==> flow/design.v <==
module Bin2BCD #(parameter N = 16, parameter M = 20)(
	output logic [M-1 : 0] data_out,
	output logic done,
	output logic new_ack,
	input clk,
	input rst_n,
	input [N-1 : 0] data_in,
	input new_data
	);
	parameter m = (M + 3) / 4;  
	typedef enum {IDLE, CONVERSION, DONE} conv_state_t;
	conv_state_t conv_state, next_state;
	logic reg_new_value, conversion_en, clr_cnt, clr_val_reg;  
	logic [$clog2(N)-1 : 0] shft_cnt;
	always_ff @(posedge clk) begin
		if (!rst_n) begin
			shft_cnt <= 'h0;
		end
		else if (clr_cnt) begin
			shft_cnt <= 'h0;
		end
		else if (conversion_en) begin
			shft_cnt <= shft_cnt + 1;
		end
	end
	always_ff @(posedge clk) begin
		if (!rst_n) begin
			conv_state <= IDLE;
		end
		else begin
			conv_state <= next_state;
		end
	end
	always_comb begin
		next_state = conv_state;
		conversion_en = 1'b0;
		reg_new_value = 1'b0;
		clr_cnt = 1'b0;
		clr_val_reg = 1'b0;
		done = 1'b0;
		new_ack = 1'b0;  
		case (conv_state)
			CONVERSION : begin
				conversion_en = 1'b1;  
				if (shft_cnt == (N-1)) begin
					next_state = DONE;
					clr_cnt = 1'b1;
				end
			end
			DONE : begin
				done = 1'b1;
				if (new_data) begin
					next_state = CONVERSION;
					reg_new_value = 1'b1;
					clr_val_reg = 1'b1;
					new_ack = 1'b1;  
				end
			end
			default : begin
				if (new_data) begin
					next_state = CONVERSION;
					reg_new_value = 1'b1;
					new_ack = 1'b1;  
				end
			end
		endcase
	end
	logic [N-1 : 0] Bin_val;
	logic Bin_MSB;
	assign Bin_MSB = Bin_val[N - 1];
	always_ff @(posedge clk) begin
		if (!rst_n) begin
			Bin_val <= 'h0;
		end
		else if (reg_new_value) begin
			Bin_val <= data_in;
		end
		else if (conversion_en) begin
			Bin_val <= (Bin_val << 1);
		end
	end
	logic [m : 0] Carry;
	assign Carry[0] = Bin_MSB;
	genvar i;
	generate 
		for (i = 0; i < m; i++) begin : GEN_BCD_SEGMENTS
			SAA3 ShiftAndAdd3(
				.BCD_seg(data_out[(4*i)+3 : (4*i)]),
				.COut(Carry[i+1]),
				.clk(clk), 
				.rst_n(rst_n),
				.en(conversion_en),
				.Cin(Carry[i]),
				.clr_val_reg(clr_val_reg)
				);
		end : GEN_BCD_SEGMENTS
	endgenerate
endmodule
module SAA3 (
	output logic [3:0] BCD_seg,
	output logic COut,
	input clk, 
	input rst_n,
	input en,
	input Cin,
	input clr_val_reg
	);
	logic [3:0] BCD_seg_next;
	assign BCD_seg_next = (BCD_seg >= 4'h5) ? (BCD_seg + 4'h3) : (BCD_seg);
	assign COut = BCD_seg_next[3];
	always_ff @(posedge clk) begin : BCD_SEG_REGISTER
		if (!rst_n) begin
			BCD_seg <= 4'h0;
		end
		else if (clr_val_reg) begin
			BCD_seg <= 4'h0;
		end
		else if (en) begin
			BCD_seg <= {BCD_seg_next[2:0], Cin};
		end
	end : BCD_SEG_REGISTER
endmodule
==> Tool chain data of Bin2BCD <==
The steps from the RTL of Bin2BCD to its reports follow in flow order.
Line numbers count from 1 in the design file above.
{ "setup": {"top_module": "Bin2BCD", "clock": "clk", "cell_library": "sky130hd", "pvt_corner": "tt_025C_1v80"} }

==> After elaboration <==
Source: Yosys, flattened and elaborated, memories not mapped. Widths are those after wreduce. Registers that Yosys merges into a memory's read port (data or address) are not register bits. Print and check cells do not count. Equal cells are merged and count once.
{ "word_totals": {"out_inout_bits": 22, "register_bits": 72, "word_cells": 46, "inputBits": 19} }
{ "op_classes": {"muxes": 17, "reduce_logical": 5, "compare": 5, "eq_ne": 4, "n_logic": 1, "addsub": 6} }
{ "ops": {"columns": ["op", "count"], "rows": [
  ["32-bit 2-to-1 mux", 3],
  ["32-bit by 1-bit equality test with 1-bit output (second input constant)", 1],
  ["32-bit by 2-bit equality test with 1-bit output (second input constant)", 1],
  ["16-bit 2-to-1 mux", 2],
  ["4-bit by 3-bit greater-or-equal comparator with 1-bit output (second input constant)", 5],
  ["4-bit by 2-bit adder with 4-bit output (second input constant)", 4],
  ["4-bit 2-to-1 mux", 4],
  ["1-bit 2-to-1 mux", 7],
  ["2-bit nonzero test", 2],
  ["2-bit OR reduction", 2],
  ["4-bit by 1-bit adder with 4-bit output (second input constant)", 1],
  ["4-bit equality test (second input constant)", 1],
  ["3-bit by 2-bit adder with 3-bit output (second input constant)", 1],
  ["3-bit 2-to-1 mux", 1],
  ["2-bit inequality test (second input constant)", 1],
  ["2-bit AND reduction", 1],
  ["1-bit NOT", 1]
]} }

==> Depth <==
Yosys ltp: most cells in a row. Word level: on the elaborated netlist, between registers, memories and ports. Mapped: between sequential cells and ports; inverters and the memories' decode and read muxes count.
{ "logic_depth": {"ltp_word": 4, "abc_area": 1, "ltp_mapped": 11, "mapped_depth_nobuf": 11} }

==> After synthesis <==
Source: synth_stat.txt of the flow (Yosys; design flattened, memories mapped). It holds for the ABC_AREA given above (unset counts as 0); a run with the other value may have another netlist.
{ "by_type": {"columns": ["cell", "count", "type_area_um2"], "rows": [
  ["sky130_fd_sc_hd__dfxtp_1", 43, 860.826],
  ["sky130_fd_sc_hd__nand2_1", 104, 390.374],
  ["sky130_fd_sc_hd__inv_1", 72, 270.259],
  ["sky130_fd_sc_hd__ha_1", 11, 137.632],
  ["sky130_fd_sc_hd__nand3_1", 25, 125.12],
  ["sky130_fd_sc_hd__a21oi_1", 18, 90.086],
  ["sky130_fd_sc_hd__o221ai_1", 9, 78.826],
  ["sky130_fd_sc_hd__nor2_1", 19, 71.318],
  ["sky130_fd_sc_hd__o21ai_0", 13, 65.062],
  ["sky130_fd_sc_hd__buf_6", 4, 45.043],
  ["sky130_fd_sc_hd__buf_2", 6, 30.029],
  ["sky130_fd_sc_hd__o211ai_1", 4, 30.029],
  ["sky130_fd_sc_hd__a21oi_2", 3, 26.275],
  ["sky130_fd_sc_hd__a21oi_4", 1, 16.266],
  ["sky130_fd_sc_hd__buf_4", 2, 15.014],
  ["sky130_fd_sc_hd__nor2_4", 1, 11.261],
  ["sky130_fd_sc_hd__nor3_1", 2, 10.01],
  ["sky130_fd_sc_hd__xor2_1", 1, 8.758]
]} }
Other cell types: 7; their cells: 7.
{ "mapped": {"ff_cells": 43, "mapped_area_um2": 2321.0, "cells": 345, "sequential_area_um2": 860.8, "n_buf": 13} }

==> Worst setup path after synthesis <==
Path of least setup slack by OpenSTA after synthesis, without wires, with an ideal clock, recovery checks aside; 20% of the period is set as input and as output delay. Where synthesis merged equal registers, the netlist keeps one of their names.
{ "synth_path": {"kind": "register to register", "start": "reg GEN_BCD_SEGMENTS[0].ShiftAndAdd3.BCD_seg[0]", "end": "reg GEN_BCD_SEGMENTS[0].ShiftAndAdd3.BCD_seg[1]", "slack_ps": 497, "required_time_ps": 1657, "n_path_buf": 0, "arrival_ps": 1161, "delay_ps": 1274, "period_ps": 1770, "stages": 9, "t_first_pin_ps": 0, "setup_ps": 113, "period_less_setup_slack_ps": 1273} }
"delay_ps" is the arrival time less input delay plus setup time.
"stages" counts driving pins, that of a launching flip-flop among them; a cell with two outputs on the path counts twice.
"period_less_setup_slack_ps" = period - worst setup slack (recovery checks aside). The figure is calculated, with input and output delays left at 20% of the set period.
The rows between start and end are the longest chain of elaborated cells between them; the timing report does not say that the signal goes this way. Where chains are equally long, one stands for them.
Each line given opens the expression or statement behind the cell; cells for indexed reads and writes are added by Yosys, which also makes memories of some case tables.
At most two assigning lines are given for a register; there are more.
{ "synth_via": {"cell_sequence": "sky130_fd_sc_hd__dfxtp_1 -> sky130_fd_sc_hd__inv_1 -> sky130_fd_sc_hd__ha_1 -> sky130_fd_sc_hd__nand2_1 -> sky130_fd_sc_hd__nand2_1 -> sky130_fd_sc_hd__a21oi_4 -> sky130_fd_sc_hd__nand2_1 -> sky130_fd_sc_hd__nand2_1 -> sky130_fd_sc_hd__nor2_1", "elab_chain_cells": 2, "cone_cells": 3, "cone_lines": 1, "classes_between": "add/sub: 1; compare: 1; mux: 1"} }
{ "synth_rtl": {"columns": ["item", "line_no", "text"], "rows": [
  ["from (decl)", 100, "output logic [3:0] BCD_seg,"],
  ["from (assign)", 113, "BCD_seg <= 4'h0;"],
  ["from (assign)", 119, "BCD_seg <= {BCD_seg_next[2:0], Cin};"],
  ["4-bit by 2-bit adder with 4-bit output", 109, "assign BCD_seg_next = (BCD_seg >= 4'h5) ? (BCD_seg + 4'h3) : (BCD_seg);"],
  ["4-bit 2-to-1 mux", 109, null],
  ["to (assign)", 113, null],
  ["to (assign)", 119, null],
  ["to (decl)", 100, null]
]} }

==> Worst path after layout <==
From the final timing report of entry A: the path of least setup slack in the routed layout; clock arrival at registers is part of the times.
The path's times are printed in steps of 10 ps; the period is the one set.
{ "layout_path": {"kind": "input to output", "start": "in new_data", "end": "out new_ack", "t_first_pin_ps": 300, "slack_ps": 100, "stages": 4, "n_path_buf": 2, "out_delay_ps": 300, "input_delay_ps": 300, "required_time_ps": 1180, "period_ps": 1480, "arrival_ps": 1090} }
The rows between start and end are the longest chain of elaborated cells between them; the timing report does not say that the signal goes this way. Where chains are equally long, one stands for them.
{ "layout_via": {"cell_sequence": "sky130_fd_sc_hd__clkdlybuf4s50_1 -> sky130_fd_sc_hd__inv_2 -> sky130_fd_sc_hd__nor2_4 -> sky130_fd_sc_hd__buf_2", "elab_chain_cells": 2, "cone_cells": 2, "classes_between": "mux: 2"} }
{ "layout_rtl": {"columns": ["item", "line_no", "text"], "rows": [
  ["from (decl)", 8, "input new_data"],
  ["1-bit 2-to-1 mux", 52, "if (new_data) begin"],
  ["1-bit 2-to-1 mux", 42, "case (conv_state)"],
  ["to (decl)", 4, "output logic new_ack,"]
]} }

## Implementation results

Measured data: module Bin2BCD, platform sky130hd, 2 stored runs of the flow under differing settings, order arbitrary. Input and output delays are each 20% of the period that was set; the output load is 0.01 pF.
"clock_period_reached_ps" is the run's clock period less its worst setup slack. It is reckoned from that one timing run; input and output delays stay at 20% of the period that was set.
"total_power_w" is the tool's figure for a default switching activity; nothing was simulated.

Entry A
==> flow/run.sh <==
#!/bin/bash
# the make line also repeats the synthesis and layout settings of config.mk as NAME=value (left out here)
make -C /OpenROAD-flow-scripts/flow DESIGN_CONFIG=/design/flow/config.mk WORK_HOME=/design/flow/orfs CLKGATE_MAP_FILE= finish
==> flow/config.mk <==
export PLATFORM = sky130hd
export DESIGN_NAME = Bin2BCD
export DESIGN_NICKNAME = Bin2BCD
export VERILOG_FILES = /design/flow/design.v
export SDC_FILE = /design/flow/constraint.sdc
export NUM_CORES = 4
export LEC_CHECK = 0
export ABC_AREA = 1
export CAP_MARGIN = 20
export CORE_MARGIN = 3
export CORE_UTILIZATION = 40
export CTS_CLUSTER_DIAMETER = 32
export CTS_CLUSTER_SIZE = 60
export PLACE_DENSITY_LB_ADDON = 0.21
export SLEW_MARGIN = 20
export TNS_END_PERCENT = 95
==> flow/constraint.sdc <==
create_clock -name core_clock -period 1.48 [get_ports {clk}]
set_input_delay 0.2960 -clock core_clock [delete_from_list [all_inputs] [get_ports {clk}]]
set_output_delay 0.2960 -clock core_clock [all_outputs]
set_load 0.01 [all_outputs]

==> results of entry A, as JSON <==
{
  "synth_area_um2": 2321.0,
  "fin_ws_ps": 96,
  "setup_tns_ps": 0,
  "worst_hold_slack_ps": 458,
  "design_die_area_um2": 6752.7,
  "total_power_w": 0.002626,
  "finalUtil_pct": 52.5,
  "clock_period_reached_ps": 1384
}

Entry B
==> flow/run.sh <==
#!/bin/bash
# the make line also repeats the synthesis and layout settings of config.mk as NAME=value (left out here)
make -C /OpenROAD-flow-scripts/flow DESIGN_CONFIG=/design/flow/config.mk WORK_HOME=/design/flow/orfs CLKGATE_MAP_FILE= finish
==> flow/config.mk <==
export PLATFORM = sky130hd
export DESIGN_NAME = Bin2BCD
export DESIGN_NICKNAME = Bin2BCD
export VERILOG_FILES = /design/flow/design.v
export SDC_FILE = /design/flow/constraint.sdc
export NUM_CORES = 4
export LEC_CHECK = 0
export CAP_MARGIN = 20
export CORE_MARGIN = 2
export CORE_UTILIZATION = 30
export GPL_ROUTABILITY_DRIVEN = 1
export GPL_TIMING_DRIVEN = 0
export MAX_ROUTING_LAYER = met5
export SLEW_MARGIN = 20
export TNS_END_PERCENT = 45
==> flow/constraint.sdc <==
create_clock -name core_clock -period 2.32 [get_ports {clk}]
set_input_delay 0.4640 -clock core_clock [delete_from_list [all_inputs] [get_ports {clk}]]
set_output_delay 0.4640 -clock core_clock [all_outputs]
set_load 0.01 [all_outputs]

==> results of entry B, as JSON <==
{
  "synth_area_um2": 2205.9,
  "fin_ws_ps": 216,
  "setup_tns_ps": 0,
  "worst_hold_slack_ps": 454,
  "design_die_area_um2": 8055.1,
  "total_power_w": 0.001737,
  "finalUtil_pct": 40.0,
  "clock_period_reached_ps": 2104
}
